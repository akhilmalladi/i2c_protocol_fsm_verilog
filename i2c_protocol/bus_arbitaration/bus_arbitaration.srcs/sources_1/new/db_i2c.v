==> flow/design.v <==
module i2c (
  input clk,
  input reset,
  input [6:0] addr,
  input [7:0] data,
  output reg i2c_sda,
  output wire i2c_scl,
  output reg [7:0] state
);
  localparam STATE_IDLE = 3'b000;
  localparam STATE_START = 3'b001;
  localparam STATE_ADDR = 3'b010;
  localparam STATE_RW = 3'b011;
  localparam STATE_WACK = 3'b100;
  localparam STATE_DATA = 3'b101;
  localparam STATE_WACK2 = 3'b110;
  localparam STATE_STOP = 3'b111;
  reg [31:0] count;
  wire clk_div;
  reg i2c_scl_enable = 1'b0;
  assign i2c_scl = (i2c_scl_enable == 1'b0) ? 1'b1 : ~clk;
  initial begin
    count[3:0] = 4'b0000;
    i2c_sda = 1'b0;
    state[2:0] = STATE_IDLE;
    count[3:0] = 4'b0110;
    i2c_sda = 1'b1;
    state[2:0] = STATE_STOP;
  end
  always @(negedge clk) begin
    if (reset == 1) begin
      i2c_scl_enable <= 1'b1;
    end else begin
      if ((state == STATE_IDLE) || (state == STATE_START) || (state == STATE_STOP)) begin
        i2c_scl_enable <= 1'b0;
      end else begin
        i2c_scl_enable <= 1'b1;
      end
    end
  end
  always @(posedge clk) begin
    if (reset == 1) begin
      state <= STATE_IDLE;
      i2c_sda <= 1'b1;
      count <= 4'b0;
    end else begin
      case (state)
        STATE_IDLE: begin
          i2c_sda <= 1'b0;
          state <= STATE_START;
        end
        STATE_START: begin
          i2c_sda <= 1'b1;
          state <= STATE_ADDR;
          count <= 6;
        end
        STATE_ADDR: begin
          i2c_sda <= addr[count];
          if (count == 0) begin
            state <= STATE_RW;
          end else begin
            count <= count - 1;
          end
        end
        STATE_RW: begin
          i2c_sda <= 1'b1;
          state <= STATE_WACK;
        end
        STATE_WACK: begin
          state <= STATE_DATA;
          count <= 7;
        end
        STATE_DATA: begin
          i2c_sda <= data[count];
          if (count == 0) begin
            state <= STATE_WACK2;
          end else begin
            count <= count - 1;
          end
        end
        STATE_WACK2: begin
          state <= STATE_STOP;
        end
        STATE_STOP: begin
          i2c_sda <= 1'b1;
          state <= STATE_IDLE;
        end
        default: begin
          state <= STATE_IDLE;
        end
      endcase
    end
  end
endmodule
* Reports on i2c
Tool output for the design above, in the order of the flow. Line numbers count from 1 in the design file above. Operators: Yosys type, input widths -> output width; for muxes data width and select width s. Library cell names are shortened. The mark -- stands for no value.
Set-up: top i2c, clock port clk, cell library sky130hd, corner tt_025C_1v80

* Word level
Counts by Yosys on the flattened word-level netlist (proc, flatten, opt, wreduce; memories kept). Register bits leave out memories and registers merged into their read ports (data or address). Print and check cells are left out.
Storage and ports: register bits 42, output and inout bits 10, word-level cells 38, input port bits 17
Cells by class: add/subtract/negate cells 1, equality and inequality tests 12, shifts and indexed selects 2, reduce/logical cells 10, muxes and demuxes 8, bitwise logic cells 1
Operator list (number):
- $pmux 32 s3 | 1
- $pmux 8 s7 | 1
- $eq 8x3->1 const B | 5
- $sub 32x1->32 const B | 1
- $logic_not 32->1 | 1
- $shiftx 7x32->1 | 1
- $shiftx 8x32->1 | 1
- $mux 32 | 1
- $eq 8x1->1 const B | 2
- $eq 8x2->1 const B | 2
- $mux 8 | 2
- $reduce_bool 4->1 | 2
- $logic_not 8->1 | 1
- $ne 2x2->1 const B | 3
- $reduce_and 2->1 | 2
- $pmux 1 s4 | 1
- $reduce_or 3->1 | 1
- $logic_or 1x1->1 | 2
- $reduce_or 2->1 | 1
- $mux 1 | 2
- $not 1->1 | 1

* Longest topological paths
Yosys ltp: most cells in a row. Word level: on the elaborated netlist, between registers, memories and ports. Mapped: between sequential cells and ports; inverters and the memories' decode and read muxes count.
Logic depth: depth after elaboration 4, ABC_AREA 0, mapped depth 11, mapped depth without buffers 7

* After synthesis
Yosys stat after the flow's synthesis: flattened, memories mapped to cells. It holds for the ABC_AREA given above (unset counts as 0); a run with the other value may have another netlist. Totals and module areas in this step are rounded.
Mapped netlist: mapped flip-flops 37, mapped area 0.00228 mm², cells in the netlist 276, sequential part of the area 0.000741 mm²
Cell types:
- dfxtp_1 | number 37, total area 740.71 µm²
- nand2_1 | number 28, total area 105.101 µm²
- nor2_1 | number 25, total area 93.84 µm²
- a21oi_1 | number 18, total area 90.086 µm²
- or4_1 | number 11, total area 82.579 µm²
- mux2i_1 | number 7, total area 70.067 µm²
- mux4_2 | number 3, total area 67.565 µm²
- or2_2 | number 10, total area 62.56 µm²
- a2111oi_0 | number 7, total area 61.309 µm²
- o21ai_0 | number 12, total area 60.058 µm²
- a2111o_1 | number 5, total area 56.304 µm²
- xnor2_1 | number 6, total area 52.55 µm²
- nand3_1 | number 9, total area 45.043 µm²
- o2111ai_1 | number 5, total area 43.792 µm²
- clkbuf_1 | number 11, total area 41.29 µm²
- buf_4 | number 5, total area 37.536 µm²
- nor3_1 | number 7, total area 35.034 µm²
- buf_6 | number 3, total area 33.782 µm²
Not listed: further types 36, cells in them 67.

Data sheet: physical implementation of i2c

Settings and measured results of 2 stored flow runs for module i2c (sky130hd), not sorted in any way. The constraints put input and output delay at 20% of the set period each and load the outputs with 0.01 pF.
Values from the reports are rounded here.

[record 1] flow files
==> flow/run.sh <==
#!/bin/bash
# the make line also repeats the synthesis and layout settings of config.mk as NAME=value (left out here)
make -C /OpenROAD-flow-scripts/flow DESIGN_CONFIG=/design/flow/config.mk WORK_HOME=/design/flow/orfs CLKGATE_MAP_FILE= finish
==> flow/config.mk <==
export PLATFORM = sky130hd
export DESIGN_NAME = i2c
export DESIGN_NICKNAME = i2c
export VERILOG_FILES = /design/flow/design.v
export SDC_FILE = /design/flow/constraint.sdc
export NUM_CORES = 4
export LEC_CHECK = 0
export CAP_MARGIN = 20
export CELL_PAD_IN_SITES_DETAIL_PLACEMENT = 1
export CORE_ASPECT_RATIO = 1.22
export CORE_MARGIN = 2
export CORE_UTILIZATION = 42
export GPL_TIMING_DRIVEN = 1
export MAX_ROUTING_LAYER = met4
export PLACE_DENSITY_LB_ADDON = 0.13
export SETUP_SLACK_MARGIN = -0.02
export SLEW_MARGIN = 35
==> flow/constraint.sdc <==
create_clock -name core_clock -period 3.43 [get_ports {clk}]
set_input_delay 0.6860 -clock core_clock [delete_from_list [all_inputs] [get_ports {clk}]]
set_output_delay 0.6860 -clock core_clock [all_outputs]
set_load 0.01 [all_outputs]

[record 1] result: cell area after synthesis 0.00228 mm²; full die area 0.00605 mm²; standard-cell area of the final layout 0.00269 mm²; setup slack of the worst path 53 ps; post-route setup TNS 0 ps; smallest hold slack 487 ps

[record 2] flow files
==> flow/run.sh <==
#!/bin/bash
# the make line also repeats the synthesis and layout settings of config.mk as NAME=value (left out here)
make -C /OpenROAD-flow-scripts/flow DESIGN_CONFIG=/design/flow/config.mk WORK_HOME=/design/flow/orfs CLKGATE_MAP_FILE= finish
==> flow/config.mk <==
export PLATFORM = sky130hd
export DESIGN_NAME = i2c
export DESIGN_NICKNAME = i2c
export VERILOG_FILES = /design/flow/design.v
export SDC_FILE = /design/flow/constraint.sdc
export NUM_CORES = 4
export LEC_CHECK = 0
export CAP_MARGIN = 20
export CORE_MARGIN = 2
export CORE_UTILIZATION = 40
export SETUP_SLACK_MARGIN = -0.17
export SLEW_MARGIN = 20
==> flow/constraint.sdc <==
create_clock -name core_clock -period 3.33 [get_ports {clk}]
set_input_delay 0.6660 -clock core_clock [delete_from_list [all_inputs] [get_ports {clk}]]
set_output_delay 0.6660 -clock core_clock [all_outputs]
set_load 0.01 [all_outputs]

[record 2] result: cell area after synthesis 0.00228 mm²; full die area 0.00633 mm²; standard-cell area of the final layout 0.00271 mm²; setup slack of the worst path -89 ps; post-route setup TNS -89 ps; smallest hold slack 485 ps
